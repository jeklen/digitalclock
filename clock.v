==> flow/design.v <==
`timescale 1ns / 1ps
module clock(
input wire[0:1] sw,
input clk,
input clr,
input seth,	 
input setm,	 
output reg[3:0] an,
output reg[6:0] atog,
output reg[3:0] secondLow,	 
output reg[3:0] secondHigh	 
);
reg [3:0] hourLow;	 
reg [3:0] hourHigh;	 
reg [3:0] minuteLow; 
reg [3:0] minuteHigh; 
reg [26:0] counter;	 
reg [7:0] hour;		 
reg [7:0] minute;	 
reg [7:0] hourc;	 
reg [7:0] minutec;	 
reg [7:0] second;	 
reg [3:0] digit;	 
reg [1:0] s;
integer i;			 
always@(posedge clk or posedge clr)
begin
if (clr == 1)
	begin
	counter <= 0;
	hourLow <= 0;
	hourHigh <=0;
	minuteLow <= 0;
	minuteHigh <= 0;
	secondLow <= 0;
	secondHigh <= 0;
	hour <= 0;
	minute <= 0;
	second <= 0;
	end
else if(counter == 50000000)
begin
	counter <= 0;
	if (setm == 1 && sw[1] == 0)	 
	begin
		if (minute == 59)
		begin
			minute <= 0;
			if (hour == 23 && sw[0] == 0)
			begin
			hour <= 0;
			end
			else if (hour == 11 && sw[0] == 1)
			begin
			hour <= 0;
			end
			else
			begin
			hour <= hour + 1;
			end
		end
		else if(minute < 59)
		begin
		minute <= minute + 1;
		end
	end
	if (setm == 1 && sw[1] == 1)	 
	begin
		if (minutec == 59)
		begin
		minutec <= 0;
		end
		else if (minutec < 59)
		begin
		minutec <= minutec + 1;
		end
	end
	if (seth ==1 && sw[1] == 0)	 
	begin
		if (hour == 23 && sw[0] == 0)
		begin
			hour <= 0;
			minute <= 0;
			second <= 0;
		end
		else if (hour == 11 && sw[0] == 1)
		begin
			hour <= 0;
			minute <= 0;
			second <= 0;
		end
		else
		begin
		hour <= hour + 1;
		end
	end
	if (seth == 1 && sw[1] == 1)  
	begin 
		if (hourc == 23 && sw[0] == 0)
		begin
		hourc <= 0;
		end
		else if (hourc == 11 && sw[0] == 1)
		begin
		hourc <= 0;
		end
		else
		begin
		hourc <= hourc + 1;
		end
	end
	if (second == 59)
	begin
		second <= 0;
		if (minute == 59)
		begin
			minute <= 0;
			if (hour == 23 && sw[0] == 0)
			begin
				hour <= 0;
				minute <= 0;
				second <= 0;
			end
			else if (hour == 11 && sw[0] == 1)
			begin
				hour <= 0;
				minute <= 0;
				second <= 0;
			end
			else
			begin
			hour <= hour + 1;
			end
		end
		else if (minute < 59)
		begin
		minute <= minute + 1;
		end	
	end
	else if(second < 59)
	begin
	second <= second + 1;
	end
	if (sw[0] == 0)
	begin
		if (sw[1] == 0)
		begin
			for (i=0; i<3; i=i+1) 
			begin
				if ((hour-i*10)<10)
				begin
					hourLow <= hour - i*10;
					hourHigh <= i;
					i = 3;
				end
			end
		end
		else if(sw[1] == 1)
		begin
			for (i=0; i<3; i=i+1) 
			begin
				if ((hourc-i*10)<10)
				begin
					hourLow <= hourc - i*10;
					hourHigh <= i;
					i = 3;
				end
			end		
		end
	end
	else if (sw[0] == 1)
	begin
		if (sw[1] == 0)
		begin
			for (i=0; i<2; i=i+1) 
			begin
				if ((hour-i*10)<10)
				begin
					hourLow <= hour - i*10;
					hourHigh <= i;
					i = 2;
				end
			end	
		end
		else if (sw[1] == 1)
		begin
			for (i=0; i<2; i=i+1) 
			begin
				if ((hourc-i*10)<10)
				begin
					hourLow <= hourc - i*10;
					hourHigh <= i;
					i = 2;
				end
			end	
		end
	end
	for (i=0; i<6; i=i+1) 
	begin
		if (sw[1] == 0)
		begin
			if((minute-i*10) < 10)
			begin
			minuteLow <= minute - i*10;
			minuteHigh <= i;
			i = 6;
			end
		end
		else if (sw[1] == 1)
		begin
			if((minutec-i*10) < 10)
			begin
			minuteLow <= minutec - i*10;
			minuteHigh <= i;
			i = 6;
			end
		end		
	end	
	if (minute == 0 || (hourc == hour && minute == minutec))
	begin
		if (secondLow == 0)
		begin
			secondLow <= 4'b1111;
			secondHigh <= 4'b1111;
		end
		else if (secondLow > 0)
		begin
			secondLow <= 4'b0000;
			secondHigh <= 4'b0000;
		end
	end
	else if (minute > 0)
	begin
	for(i=0; i<6; i=i+1) 
	begin
		if((second-i*10)<10)
		begin
		secondLow <= second - i*10;
		secondHigh <= i;
		i = 6;
		end
	end
	end
end
else
begin
	counter <= counter+1;
end
end
always@(*)
begin
	an = 4'b1111;
	s<=counter[14:13];
	an[s]=0;
	case(s)
		0:digit<=minuteLow;
		1:digit<=minuteHigh;
		2:digit<=hourLow;
		3:digit<=hourHigh;
	endcase
	case(digit)
       0:atog=7'b0000001;  
       1:atog=7'b1001111;  
       2:atog=7'b0010010;       
       3:atog=7'b0000110;  
       4:atog=7'b1001100;  
       5:atog=7'b0100100;  
       6:atog=7'b0100000;  
       7:atog=7'b0001111;  
       8:atog=7'b0000000;  
       9:atog=7'b0000100;  
       default:atog=7'b0000001; 
	endcase
end
endmodule
-- Step by step through the tools: clock
What the tools print for clock, step after step.
Line numbers count from 1 in the design file above.
Operators carry their Yosys type and port widths (W data, S select, Z words).
Cell names lack the library's common part.
Not given: -
- design top: clock
- clock input: clk
- cell library: sky130hd
- library corner: tt_025C_1v80

-- Elaborated design
Source: Yosys, flattened and elaborated, memories not mapped. Widths are those after wreduce. Registers that Yosys merges into a memory's read port (data or address) are not register bits. Print and check cells do not count. Equal cells are merged and count once.
Memory sizes are those after Yosys's memory passes, which may raise the word count (mostly to a power of two), join words into wider ones and drop unused or constant bits.
- noted $add $sub $neg: 26
- order comparisons: 29
- equal/unequal tests: 14
- noted shift operators: 2
- noted muxes and demuxes: 96
- bitwise logic cells at 5
- reductions and logical operators: 23
- operators with widths (kind ; number):
    $lt A32 B4 Y1 const B ; 19
    $mux W4 ; 72
    $mux W8 ; 22
    $sub A8 B5 Y9 const B ; 8
    $sub A8 B6 Y9 const B ; 6
    $sub A8 B4 Y9 const B ; 5
    $add A8 B1 Y8 const B ; 5
    $lt A8 B4 Y1 const B ; 5
    $add A27 B1 Y27 const B ; 1
    $eq A27 B26 Y1 const B ; 1
    $mux W27 ; 1
    $lt A8 B6 Y1 const B ; 3
    $eq A8 B6 Y1 const B ; 3
    $eq A8 B4 Y1 const B ; 2
    $eq A8 B5 Y1 const B ; 2
    $eq A8 B8 Y1 ; 2
    $pmux W4 S4 ; 1
    $logic_and A1 B1 Y1 ; 9
    $shift A1 B3 Y4 const A ; 2
    $reduce_and A4 Y1 ; 2
    $gt A8 B1 Y1 const B ; 1
    $logic_not A8 Y1 ; 1
    $reduce_bool A7 Y1 ; 1
    $reduce_and A3 Y1 ; 2
    $eq A2 B2 Y1 const B ; 2
    $reduce_bool A2 Y1 ; 2
    $gt A4 B1 Y1 const B ; 1
    $or A4 B4 Y4 ; 1
Not listed: further kinds 11, cells in them 13.
- flip-flop bits (word level) at 91
- bits in read-only memories: 112
- noted memories: 1
- noted input port bits: 6
- output and inout bits at 19
- elaborated cells at 208
- memory list (memory ; depth ; width ; rd ports ; write ports ; RTL line ; source):
    (name not given) ; 16 ; 7 ; 1 ; 0 ; 261 ; case(digit)

-- Depth
Depth = most cells in a row (Yosys ltp): at word level without a register or memory, in the mapped netlist without a sequential cell, where the memories' decode and read muxes count.
- depth after elaboration: 13
- noted ABC_AREA: 1
- mapped depth: 18

-- Synthesis result
Yosys stat after the flow's synthesis: flattened, memories mapped to cells. It holds for the ABC_AREA given above (unset counts as 0); a run with the other value may have another netlist.
- cell types (cell ; number ; total area (µm²)):
    dfrtp_1 ; 75 ; 1876.8
    nand2_1 ; 415 ; 1.56E+03
    ha_1 ; 61 ; 763.232
    nand3_1 ; 120 ; 600.576
    inv_1 ; 148 ; 555.533
    nor2_1 ; 143 ; 536.765
    edfxtp_1 ; 16 ; 480.461
    a21oi_1 ; 62 ; 310.298
    o21ai_0 ; 59 ; 295.283
    xor2_1 ; 29 ; 253.994
    nand4_1 ; 21 ; 131.376
    inv_2 ; 32 ; 120.115
    nor3_1 ; 24 ; 120.115
    o21ai_1 ; 15 ; 75.072
    buf_4 ; 9 ; 67.565
    nor2_2 ; 10 ; 62.56
    nand2_2 ; 9 ; 56.304
    xnor2_1 ; 6 ; 52.55
Other cell types: 32; their cells: 69.
- noted cell count: 1323
- mapped area: 8441.8 µm²
- noted area of sequential cells: 2357.3 µm²
- noted flip-flops: 91

-- Path before layout
OpenSTA on the mapped netlist: ideal clock, no wires. The path of least setup slack (recovery checks aside). Input and output delay are each 20% of the period. Register names are those of the netlist, which keeps one name where synthesis merged equal registers.
- path type: input-to-reg
- from: input port clr
- to: register hourc[0]
- noted period: 3.76 ns
- external input delay: 0.752 ns
- noted setup time: 0.371 ns
- arrival: 2.958 ns
- noted required time: 3.389 ns
- noted path slack: 0.431 ns
- noted delay of the path: 2.577 ns
- driving pins on the path at 3
- period reached after synthesis at 3.329 ns
"delay of the path" is the arrival time less input delay plus setup time.
"driving pins on the path": output pins that drive a net of the path, with the launching flip-flop's if there is one; two outputs of one cell count as two.
"period reached after synthesis" is the clock period less the worst setup slack; recovery checks do not enter. This is arithmetic on one report: input and output delays are still those of the set period (20% each).
Between the ends stands the longest chain of elaborated cells between them, by number of cells; it is not shown to be the way that was timed. Of several equally long chains one is given.
A line is the first line of the expression or statement that the cell stems from. Yosys adds cells for indexed reads and writes and turns some case tables into memories.
A register here has more assigning lines than the two given.
- cells stage by stage: inv_1 nand2_1 nor2_1
- noted length of the longest elaborated chain: 2
- elaborated cells between the ends (all ways): 2
- RTL lines with such cells at 0
- those cells by class: 1 x logic; 1 x reduce/logical
- RTL lines, path post-synthesis (element ; RTL line ; source):
    start, declared ; 5 ; input clr,
    $not A1 Y1 ; - ;
    $reduce_and A3 Y1 ; - ;
    end, assigned ; 101 ; hourc <= 0;
    end, assigned ; 109 ; hourc <= hourc + 1;
    end, declared ; 20 ; reg [7:0] hourc;

-- Timing after layout
Path of least setup slack in the final report of flow run 1 (OpenROAD, finished layout, wires in). Where an end is a register, its clock arrival counts in the times.
- path type: reg-to-output
- from: register counter[14]
- to: output port atog[0]
- noted period: 2.08 ns
- external output delay: 0.42 ns
- arrival: 2.06 ns
- noted required time: 1.66 ns
- noted path slack: -0.40 ns
- driving pins on the path at 9
Between the ends stands the longest chain of elaborated cells between them, by number of cells; it is not shown to be the way that was timed. Of several equally long chains one is given.
A memory read counts as a cell of the chain, while the word-level depth stops at memories.
A register here has more assigning lines than the two given.
- cells stage by stage: dfrtp_1 buf_6 clkinvlp_4 nand2_4 o2111ai_4 o21ai_2 nand2_2 o211ai_1 buf_2
- noted length of the longest elaborated chain: 3
- elaborated cells between the ends (all ways): 6
- RTL lines with such cells at 2
- those cells by class: 3 x eq/ne; 1 x mux; 1 x reduce/logical; 1 x memory
- RTL lines, path post-layout (element ; RTL line ; source):
    start, declared ; 17 ; reg [26:0] counter;
    start, assigned ; 30 ; counter <= 0;
    start, assigned ; 247 ; counter <= counter+1;
    $eq A2 B2 Y1 ; 255 ; case(s)
    $pmux W4 S4 ; 255 ;
    $mem_v2 Z16 W7 ; 261 ; case(digit)
    end, declared ; 9 ; output reg[6:0] atog,

FLOW RESULTS
============

Flow measurements of clock on sky130hd: 2 stored runs with different settings, listed in no order. Input and output delays are each 20% of the period that was set; the output load is 0.01 pF.
"achieved period": clock period set for the run, less the worst setup slack. It is reckoned from that one timing run; input and output delays stay at 20% of the period that was set.
"time of the worst setup path": the worst setup path's part of the clock period (all of it between registers, 20% less for each end at a port) less its slack. A launch clock that arrives late makes it longer, a capture clock that arrives late makes it shorter.
"power consumption": no workload was simulated; the value follows from the tool's default switching activity.

Flow run 1
Settings were period_ns = 2.08; CORE_UTILIZATION = 39; SETUP_SLACK_MARGIN = -0.0; PLACE_DENSITY_LB_ADDON = 0.23; CELL_PAD_IN_SITES_GLOBAL_PLACEMENT = 0; TNS_END_PERCENT = 80; ABC_AREA = 1; GPL_TIMING_DRIVEN = 0; CTS_CLUSTER_SIZE = 71; CAP_MARGIN = 20; CORE_MARGIN = 2; SLEW_MARGIN = 20
- lowest hold slack: 0.477 ns
- final design utilization: 56.6%
- noted the achieved period: 2.478 ns
- area inside the die boundary: 22838.8 µm²
- std-cell area (final layout) at 11964.0 µm²
- noted the worst slack on setup checks: -0.398 ns
- power consumption at 3699 µW
- noted the time of the worst setup path: 2.06 ns
- worst setup path kind: reg-to-output
- mapped cell area after synthesis: 8441.8 µm²
- noted the post-route setup TNS: -2.599 ns

Flow run 2
Settings were period_ns = 1.94; CORE_UTILIZATION = 18; SETUP_SLACK_MARGIN = 0.47; PLACE_DENSITY = 0.67; HOLD_SLACK_MARGIN = 0.23; CELL_PAD_IN_SITES_GLOBAL_PLACEMENT = 3; GPL_ROUTABILITY_DRIVEN = 1; CTS_CLUSTER_SIZE = 48; SLEW_MARGIN = 5; CAP_MARGIN = 20; CORE_MARGIN = 2
- lowest hold slack: 0.489 ns
- final design utilization: 32.6%
- noted the achieved period: 2.587 ns
- area inside the die boundary: 47032.6 µm²
- std-cell area (final layout) at 14523.9 µm²
- noted the worst slack on setup checks: -0.647 ns
- power consumption at 4182 µW
- noted the time of the worst setup path: 2.20 ns
- worst setup path kind: reg-to-output
- mapped cell area after synthesis: 8156.6 µm²
- noted the post-route setup TNS: -34.467 ns
